==> flow/design.v <==
`timescale 1ns / 1ps
module SPI_ADC_Read_Loop(
    input wire clk,
    input wire i_rst,
    input wire i_en1,  
    input wire i_en2,  
    input wire i_RDYB,     
    output reg o_SYNC,
    output reg [23:0] o_ADC_data,    
    output reg o_ADC_data_DV,    
    input wire i_o_Tx_Ready,
    input wire [2:0] i_o_Rx_Count,
    input wire i_o_Rx_Dv,
    input wire [7:0] i_o_Rx_Byte,
    output reg o_i_Rst_L,
    output reg [2:0] o_i_TX_Count,
    output reg [7:0] o_i_TX_Byte,
    output reg o_i_TX_Dv
);
    reg [31:0] send_data;
    reg [31:0] receive_data;
    reg [7:0] rx_byte;
    reg [2:0] spi_state = 0;
    reg [7:0] spi_init_state = 0;
    reg [7:0] spi_read_state = 127;
    reg [7:0] wait_counter = 0;
    reg init_ADC = 0;
    wire spi_clk;
    wire en1;
    assign spi_clk = clk;
    assign en1 = i_en1;
    reg adc_a = 0;
    reg adc_b = 0;
    always @(posedge spi_clk or posedge i_rst) begin
        if (i_rst) begin 
            adc_a <= 0;
        end else begin
            adc_a <= i_RDYB;
            adc_b <= adc_a;
        end
    end
    always @(posedge spi_clk or posedge i_rst) begin
        if(i_rst) begin
            init_ADC <= 0;
            spi_init_state <= 0;
            spi_read_state <= 127;
            o_SYNC <= 0;
            o_ADC_data <= 0;
            o_ADC_data_DV <= 0;
            o_i_Rst_L <= 1;
            o_i_TX_Count <= 0;
            o_i_TX_Byte <= 0;
            o_i_TX_Dv <= 0;
        end else begin
            if(en1) begin
                init_ADC <= 1;
            end
            if (adc_b > adc_a & spi_read_state > 20) begin  
                spi_read_state <= 0;  
            end
            if(init_ADC) begin
                case (spi_init_state)
                    0: begin
                        o_ADC_data_DV <= 0;
                        o_i_Rst_L <= 0;
                        spi_init_state <= spi_init_state + 1;
                    end
                    1: begin
                        o_i_Rst_L <= 1;
                        spi_init_state <= spi_init_state + 1;
                    end
                    2: begin
                        o_i_TX_Count <= 2;
                        spi_init_state <= spi_init_state + 1;
                    end
                    3: begin
                        o_i_TX_Byte <= 8'hD0;
                        spi_init_state <= spi_init_state + 1;
                    end
                    4: begin
                        o_i_TX_Dv <= 1;
                        spi_init_state <= spi_init_state + 1;
                    end
                    5: begin
                        o_i_TX_Dv <= 0;
                        spi_init_state <= spi_init_state + 1;
                    end
                    6: begin
                        if (i_o_Tx_Ready) begin
                            rx_byte <= i_o_Rx_Byte;
                            spi_init_state <= spi_init_state + 1;
                        end
                    end
                    7: begin
                        o_i_TX_Byte <= 8'h03;
                        spi_init_state <= spi_init_state + 1;
                    end
                    8: begin
                        o_i_TX_Dv <= 1;
                        spi_init_state <= spi_init_state + 1;
                    end
                    9: begin
                        o_i_TX_Dv <= 0;
                        spi_init_state <= spi_init_state + 1;
                    end
                    10: begin
                        if (i_o_Tx_Ready) begin
                            rx_byte <= i_o_Rx_Byte;
                            spi_init_state <= spi_init_state + 1;
                        end
                    end
                    11: begin
                        o_i_Rst_L <= 0;
                        spi_init_state <= spi_init_state + 1;
                    end
                    12: begin
                        o_i_Rst_L <= 1;
                        spi_init_state <= spi_init_state + 1;
                    end
                    13: begin
                        o_i_TX_Byte <= 8'hC2;
                        spi_init_state <= spi_init_state + 1;
                    end
                    14: begin
                        o_i_TX_Dv <= 1;
                        spi_init_state <= spi_init_state + 1;
                    end
                    15: begin
                        o_i_TX_Dv <= 0;
                        spi_init_state <= spi_init_state + 1;
                    end
                    16: begin
                        if (i_o_Tx_Ready) begin
                            rx_byte <= i_o_Rx_Byte;
                            spi_init_state <= spi_init_state + 1;
                        end
                    end
                    17: begin
                        o_i_TX_Byte <= 8'h0C;
                        spi_init_state <= spi_init_state + 1;
                    end
                    18: begin
                        o_i_TX_Dv <= 1;
                        spi_init_state <= spi_init_state + 1;
                    end
                    19: begin
                        o_i_TX_Dv <= 0;
                        spi_init_state <= spi_init_state + 1;
                    end
                    20: begin
                        if (i_o_Tx_Ready) begin
                            rx_byte <= i_o_Rx_Byte;
                            spi_init_state <= spi_init_state + 1;
                        end
                    end
                    21: begin
                        o_i_Rst_L <= 0;
                        spi_init_state <= spi_init_state + 1;
                    end
                    22: begin
                        o_i_Rst_L <= 1;
                        spi_init_state <= spi_init_state + 1;
                    end
                    23: begin
                        o_i_TX_Byte <= 8'hC4;
                        spi_init_state <= spi_init_state + 1;
                    end
                    24: begin
                        o_i_TX_Dv <= 1;
                        spi_init_state <= spi_init_state + 1;
                    end
                    25: begin
                        o_i_TX_Dv <= 0;
                        spi_init_state <= spi_init_state + 1;
                    end
                    26: begin
                        if (i_o_Tx_Ready) begin
                            rx_byte <= i_o_Rx_Byte;
                            spi_init_state <= spi_init_state + 1;
                        end
                    end
                    27: begin
                        o_i_TX_Byte <= 8'hA0;
                        spi_init_state <= spi_init_state + 1;
                    end
                    28: begin
                        o_i_TX_Dv <= 1;
                        spi_init_state <= spi_init_state + 1;
                    end
                    29: begin
                        o_i_TX_Dv <= 0;
                        spi_init_state <= spi_init_state + 1;
                    end
                    30: begin
                        if (i_o_Tx_Ready) begin
                            rx_byte <= i_o_Rx_Byte;
                            spi_init_state <= spi_init_state + 1;
                        end
                    end
                    31: begin
                        o_i_Rst_L <= 0;
                        spi_init_state <= spi_init_state + 1;
                    end
                    32: begin
                        o_i_Rst_L <= 1;
                        spi_init_state <= spi_init_state + 1;
                    end
                    33: begin
                        o_i_TX_Byte <= 8'hC2;
                        spi_init_state <= spi_init_state + 1;
                    end
                    34: begin
                        o_i_TX_Dv <= 1;
                        spi_init_state <= spi_init_state + 1;
                    end
                    35: begin
                        o_i_TX_Dv <= 0;
                        spi_init_state <= spi_init_state + 1;
                    end
                    36: begin
                        if (i_o_Tx_Ready) begin
                            rx_byte <= i_o_Rx_Byte;
                            spi_init_state <= spi_init_state + 1;
                        end
                    end
                    37: begin
                        o_i_TX_Byte <= 8'h2C;
                        spi_init_state <= spi_init_state + 1;
                    end
                    38: begin
                        o_i_TX_Dv <= 1;
                        spi_init_state <= spi_init_state + 1;
                    end
                    39: begin
                        o_i_TX_Dv <= 0;
                        spi_init_state <= spi_init_state + 1;
                    end
                    40: begin
                        if (i_o_Tx_Ready) begin
                            rx_byte <= i_o_Rx_Byte;
                            spi_init_state <= spi_init_state + 1;
                        end
                    end
                    41: begin
                        o_i_Rst_L <= 0;
                        spi_init_state <= spi_init_state + 1;
                    end
                    42: begin
                        o_i_Rst_L <= 1;
                        spi_init_state <= spi_init_state + 1;
                    end
                    43: begin
                        o_i_TX_Byte <= 8'hC6;
                        spi_init_state <= spi_init_state + 1;
                    end
                    44: begin
                        o_i_TX_Dv <= 1;
                        spi_init_state <= spi_init_state + 1;
                    end
                    45: begin
                        o_i_TX_Dv <= 0;
                        spi_init_state <= spi_init_state + 1;
                    end
                    46: begin
                        if (i_o_Tx_Ready) begin
                            rx_byte <= i_o_Rx_Byte;
                            spi_init_state <= spi_init_state + 1;
                        end
                    end
                    47: begin
                        o_i_TX_Byte <= 8'h3C;
                        spi_init_state <= spi_init_state + 1;
                    end
                    48: begin
                        o_i_TX_Dv <= 1;
                        spi_init_state <= spi_init_state + 1;
                    end
                    49: begin
                        o_i_TX_Dv <= 0;
                        spi_init_state <= spi_init_state + 1;
                    end
                    50: begin
                        if (i_o_Tx_Ready) begin
                            rx_byte <= i_o_Rx_Byte;
                            spi_init_state <= spi_init_state + 1;
                        end
                    end
                    51: begin
                        o_i_Rst_L <= 0;
                        spi_init_state <= spi_init_state + 1;
                    end
                    52: begin
                        o_i_Rst_L <= 1;
                        spi_init_state <= spi_init_state + 1;
                    end
                    53: begin
                        o_i_TX_Byte <= 8'hC8;
                        spi_init_state <= spi_init_state + 1;
                    end
                    54: begin
                        o_i_TX_Dv <= 1;
                        spi_init_state <= spi_init_state + 1;
                    end
                    55: begin
                        o_i_TX_Dv <= 0;
                        spi_init_state <= spi_init_state + 1;
                    end
                    56: begin
                        if (i_o_Tx_Ready) begin
                            rx_byte <= i_o_Rx_Byte;
                            spi_init_state <= spi_init_state + 1;
                        end
                    end
                    57: begin
                        o_i_TX_Byte <= 8'h00;
                        spi_init_state <= spi_init_state + 1;
                    end
                    58: begin
                        o_i_TX_Dv <= 1;
                        spi_init_state <= spi_init_state + 1;
                    end
                    59: begin
                        o_i_TX_Dv <= 0;
                        spi_init_state <= spi_init_state + 1;
                    end
                    60: begin
                        if (i_o_Tx_Ready) begin
                            rx_byte <= i_o_Rx_Byte;
                            spi_init_state <= spi_init_state + 1;
                        end
                    end
                    61: begin
                        o_i_Rst_L <= 0;
                        spi_init_state <= spi_init_state + 1;
                    end
                    62: begin
                        o_i_Rst_L <= 1;
                        spi_init_state <= spi_init_state + 1;
                    end
                    63: begin
                        o_i_TX_Count <= 1;
                        spi_init_state <= spi_init_state + 1;
                    end
                    64: begin
                        o_i_TX_Byte <= 8'h8F;
                        spi_init_state <= spi_init_state + 1;
                    end
                    65: begin
                        o_i_TX_Dv <= 1;
                        spi_init_state <= spi_init_state + 1;
                    end
                    66: begin
                        o_i_TX_Dv <= 0;
                        spi_init_state <= spi_init_state + 1;
                    end
                    67: begin
                        if (i_o_Tx_Ready) begin
                            rx_byte <= i_o_Rx_Byte;
                            spi_init_state <= spi_init_state + 1;
                        end
                    end
                    68: begin
                        o_i_Rst_L <= 0;
                        spi_init_state <= spi_init_state + 1;
                    end
                    69: begin
                        o_i_Rst_L <= 1;
                        spi_init_state <= spi_init_state + 1;
                    end
                    70: begin
                        o_i_TX_Byte <= 8'hBF;
                        spi_init_state <= spi_init_state + 1;
                    end
                    71: begin
                        o_i_TX_Dv <= 1;
                        spi_init_state <= spi_init_state + 1;
                    end
                    72: begin
                        o_i_TX_Dv <= 0;
                        spi_init_state <= spi_init_state + 1;
                    end
                    73: begin
                        if (i_o_Tx_Ready) begin
                            rx_byte <= i_o_Rx_Byte;
                            spi_init_state <= spi_init_state + 1;
                        end
                    end
                    74: begin
                        init_ADC <= 0;
                        spi_init_state <= 0;
                    end
                endcase
            end else if (i_en2) begin
                case (spi_read_state)
                    0: begin
                        o_ADC_data_DV <= 0;
                        o_i_Rst_L <= 0;
                        spi_read_state <= spi_read_state + 1;
                    end
                    1: begin
                        o_i_Rst_L <= 1;
                        spi_read_state <= spi_read_state + 1;
                    end
                    2: begin
                        o_i_TX_Count <= 4;
                        spi_read_state <= spi_read_state + 1;
                    end
                    3: begin
                        o_i_TX_Byte <= 8'hDD;
                        spi_read_state <= spi_read_state + 1;
                    end
                    4: begin
                        o_i_TX_Dv <= 1;
                        spi_read_state <= spi_read_state + 1;
                    end
                    5: begin
                        o_i_TX_Dv <= 0;
                        if (i_o_Tx_Ready) begin
                            rx_byte <= i_o_Rx_Byte;
                            spi_read_state <= spi_read_state + 1;
                        end
                    end
                    6: begin
                        spi_read_state <= spi_read_state + 1;
                    end
                    7: begin
                        o_i_TX_Byte <= 8'h00;
                        spi_read_state <= spi_read_state + 1;
                    end
                    8: begin
                        o_i_TX_Dv <= 1;
                        spi_read_state <= spi_read_state + 1;
                    end
                    9: begin
                        o_i_TX_Dv <= 0;
                        if (i_o_Tx_Ready) begin
                            rx_byte <= i_o_Rx_Byte;
                            o_ADC_data = o_ADC_data << 8;
                            spi_read_state <= spi_read_state + 1;
                        end
                    end
                    10: begin
                        o_ADC_data = o_ADC_data | ((rx_byte) & 24'h0000FF);
                        spi_read_state <= spi_read_state + 1;
                    end
                    11: begin
                        o_i_TX_Byte <= 8'h00;
                        spi_read_state <= spi_read_state + 1;
                    end
                    12: begin
                        o_i_TX_Dv <= 1;
                        spi_read_state <= spi_read_state + 1;
                    end
                    13: begin
                        o_i_TX_Dv <= 0;
                        if (i_o_Tx_Ready) begin
                            rx_byte <= i_o_Rx_Byte;
                            o_ADC_data = o_ADC_data << 8;
                            spi_read_state <= spi_read_state + 1;
                        end
                    end
                    14: begin
                        o_ADC_data = o_ADC_data | ((rx_byte) & 24'h0000FF);
                        spi_read_state <= spi_read_state + 1;
                    end
                    15: begin
                        o_i_TX_Byte <= 8'h00;
                        spi_read_state <= spi_read_state + 1;
                    end
                    16: begin
                        o_i_TX_Dv <= 1;
                        spi_read_state <= spi_read_state + 1;
                    end
                    17: begin
                        o_i_TX_Dv <= 0;
                        if (i_o_Tx_Ready) begin
                            rx_byte <= i_o_Rx_Byte;
                            o_ADC_data = o_ADC_data << 8;
                            spi_read_state <= spi_read_state + 1;
                        end
                    end
                    18: begin
                        o_ADC_data = o_ADC_data | ((rx_byte) & 24'h0000FF);
                        spi_read_state <= spi_read_state + 1;
                    end
                    19: begin
                        o_ADC_data_DV <= 1;
                        spi_read_state <= spi_read_state + 1;
                    end
                    20: begin
                        o_ADC_data_DV <= 0;
                        spi_read_state <= spi_read_state + 1;
                    end
                    21: begin
                    end
                    default: begin
                    end
                endcase
            end
        end
    end
endmodule
---- From RTL to reports: SPI_ADC_Read_Loop ----
The steps from the RTL of SPI_ADC_Read_Loop to its reports follow in flow order.
Line numbers count from 1 in the design file above.
Operators carry their Yosys type and port widths (W data, S select, Z words).
Library cell names are shortened.
The mark -- stands for no value.
inputs
  design top .............................. SPI_ADC_Read_Loop
  clock ................................... clk
  library ................................. sky130hd
  timing corner ........................... tt_025C_1v80

---- Word-level counts ----
Yosys after proc, flatten, opt, wreduce and memory -nomap, before mapping. Memory bits, and registers merged into a memory's read port (data or address), are not among the register bits. Print and check cells are not counted. Equal cells are merged and count once.
operators by class
  $add $sub $neg .......................... 2
  $lt $le $gt $ge ......................... 2
  eq/ne operators ......................... 102
  muxes and demuxes ....................... 37
  bitwise operators ....................... 4
  reduce/logical cells .................... 33
operator list
  cell                   number
  $eq A8 B6 Y1 const B   32
  $eq A8 B5 Y1 const B   21
  $eq A8 B4 Y1 const B   16
  $pmux W8 S13           1
  $mux W8                12
  $eq A8 B7 Y1 const B   11
  $eq A8 B3 Y1 const B   8
  $reduce_or A60 Y1      1
  $pmux W24 S2           1
  $reduce_or A14 Y1      3
  $eq A8 B2 Y1 const B   4
  $pmux W8 S2            2
  $or A24 B8 Y24         1
  $pmux W8 S3            1
  $mux W24               1
  $reduce_and A3 Y1      6
  $reduce_or A17 Y1      1
  $reduce_bool A16 Y1    1
  $add A8 B1 Y8 const B  2
  $eq A8 B1 Y1 const B   2
  $logic_not A8 Y1       2
  $reduce_or A8 Y1       2
  $ne A15 B1 Y1 const B  1
  $ne A14 B2 Y1 const B  1
  $reduce_bool A3 Y1     4
  $mux W1                10
  $pmux W1 S2            5
  $reduce_or A3 Y1       3
Other operator kinds: 14; their cells: 25.
bit counts
  bits in registers ....................... 65
  output and inout bits ................... 39
  elaborated cells ........................ 192

---- Logic depth ----
Yosys ltp: most cells in a row. Word level: on the elaborated netlist, between registers, memories and ports. Mapped: between sequential cells and ports; inverters and the memories' decode and read muxes count.
logic depth
  word-level depth ........................ 7
  ABC_AREA ................................ 0
  gate-level depth with buffers ........... 10
  mapped depth without buffers ............ 9

---- Mapped cells and area ----
The flow's flattened synthesis, as Yosys stat reports it; memories are mapped. The netlist is that of the ABC_AREA named above (0 if unset); the other value can give another one.
cells by type
  cell type  number
  dfrtp_1    48
  edfxtp_1   9
  dfstp_2    8
  mux2_2     18
  a21oi_1    27
  nor2_1     32
  ha_1       9
  a2bb2oi_1  10
  nand2_1    22
  o21ai_0    15
  mux2i_1    7
  buf_2      13
  buf_4      7
  inv_1      13
  nand3b_1   6
  nor3_1     9
  nand2b_1   7
  nor4_4     2
Other cell types: 58; their cells: 134.
synthesis totals
  mapped cells ............................ 396
  mapped area ............................. 3968.8 um^2
  flip-flop cells ......................... 65
  buffers ................................. 32

---- Path before layout ----
Source: OpenSTA report_checks on the synthesized netlist (no wires, ideal clock, input and output delay 20% of the period each), path of least setup slack; recovery checks are left aside. Register names are those of the netlist, which keeps one name where synthesis merged equal registers.
timing after synthesis
  kind .................................... flip-flop to flip-flop
  start ................................... register spi_init_state[1]
  end ..................................... register spi_init_state[0]
  period .................................. 3.47 ns
  arrival time ............................ 2.504 ns
  setup slack ............................. 0.841 ns
  path delay .............................. 2.629 ns
  driving pins on the path ................ 11
  synthesis period reached ................ 2.629 ns
"path delay" is the arrival time less input delay plus setup time.
"driving pins on the path" counts driving pins, that of a launching flip-flop among them; a cell with two outputs on the path counts twice.
"synthesis period reached" = period - worst setup slack (recovery checks aside). The figure is calculated, with input and output delays left at 20% of the set period.
The rows between start and end are the longest chain of elaborated cells between them; the timing report does not say that the signal goes this way. Where chains are equally long, one stands for them.
Each line given opens the expression or statement behind the cell; cells for indexed reads and writes are added by Yosys, which also makes memories of some case tables.
A register here has more assigning lines than the two given.
between the ends, after synthesis
  cells stage by stage .................... dfrtp_1 > inv_1 > ha_1 > buf_2 > mux2_2 > a221oi_2 > a31oi_1 > a211o_1 > nor4_4 > nor2_2 > mux2_4
  length of the longest elaborated chain .. 4
  elaborated cells between the ends (all ways) .. 81
  classes of those cells .................. eq/ne (75); mux (1); reduce/logical (5)
ends and longest elaborated chain, after synthesis
  element             line  text
  start: declaration  24    reg [7:0] spi_init_state = 0;
  start: assignment   66    spi_init_state <= spi_init_state + 1;
  start: assignment   70    spi_init_state <= spi_init_state + 1;
  $eq A8 B7 Y1        62    case (spi_init_state)
  $reduce_or A14 Y1   --
  $ne A2 B1 Y1        --
  $reduce_and A3 Y1   --
  end: assignment     66
  end: assignment     70
  end: declaration    24

Data sheet: physical implementation of SPI_ADC_Read_Loop

SPI_ADC_Read_Loop through Yosys and OpenROAD on sky130hd: 2 stored runs, unordered, with their settings. The constraints put input and output delay at 20% of the set period each and load the outputs with 0.01 pF.

Flow files of record 1
==> flow/run.sh <==
#!/bin/bash
# the make line also repeats the synthesis and layout settings of config.mk as NAME=value (left out here)
make -C /OpenROAD-flow-scripts/flow DESIGN_CONFIG=/design/flow/config.mk WORK_HOME=/design/flow/orfs CLKGATE_MAP_FILE= finish
==> flow/config.mk <==
export PLATFORM = sky130hd
export DESIGN_NAME = SPI_ADC_Read_Loop
export DESIGN_NICKNAME = SPI_ADC_Read_Loop
export VERILOG_FILES = /design/flow/design.v
export SDC_FILE = /design/flow/constraint.sdc
export NUM_CORES = 4
export LEC_CHECK = 0
export ABC_AREA = 0
export CAP_MARGIN = 25
export CELL_PAD_IN_SITES_DETAIL_PLACEMENT = 0
export CORE_MARGIN = 6
export CORE_UTILIZATION = 58
export CTS_CLUSTER_DIAMETER = 73
export GPL_ROUTABILITY_DRIVEN = 0
export GPL_TIMING_DRIVEN = 0
export HOLD_SLACK_MARGIN = 0.07
export PLACE_DENSITY_LB_ADDON = 0.17
export SETUP_SLACK_MARGIN = 0.75
export SLEW_MARGIN = 20
==> flow/constraint.sdc <==
create_clock -name core_clock -period 2.82 [get_ports {clk}]
set_input_delay 0.5640 -clock core_clock [delete_from_list [all_inputs] [get_ports {clk}]]
set_output_delay 0.5640 -clock core_clock [all_outputs]
set_load 0.01 [all_outputs]

report of record 1: did not finish, route, ODB-0269

Flow files of record 2
==> flow/run.sh <==
#!/bin/bash
# the make line also repeats the synthesis and layout settings of config.mk as NAME=value (left out here)
make -C /OpenROAD-flow-scripts/flow DESIGN_CONFIG=/design/flow/config.mk WORK_HOME=/design/flow/orfs CLKGATE_MAP_FILE= finish
==> flow/config.mk <==
export PLATFORM = sky130hd
export DESIGN_NAME = SPI_ADC_Read_Loop
export DESIGN_NICKNAME = SPI_ADC_Read_Loop
export VERILOG_FILES = /design/flow/design.v
export SDC_FILE = /design/flow/constraint.sdc
export NUM_CORES = 4
export LEC_CHECK = 0
export ABC_AREA = 0
export CAP_MARGIN = 20
export CELL_PAD_IN_SITES_DETAIL_PLACEMENT = 2
export CORE_ASPECT_RATIO = 1.59
export CORE_MARGIN = 9
export CORE_UTILIZATION = 58
export CTS_CLUSTER_SIZE = 64
export PLACE_DENSITY = 0.49
export SLEW_MARGIN = 20
export TNS_END_PERCENT = 10
==> flow/constraint.sdc <==
create_clock -name core_clock -period 3.51 [get_ports {clk}]
set_input_delay 0.7020 -clock core_clock [delete_from_list [all_inputs] [get_ports {clk}]]
set_output_delay 0.7020 -clock core_clock [all_outputs]
set_load 0.01 [all_outputs]

report of record 2: did not finish, place, DPL-0033
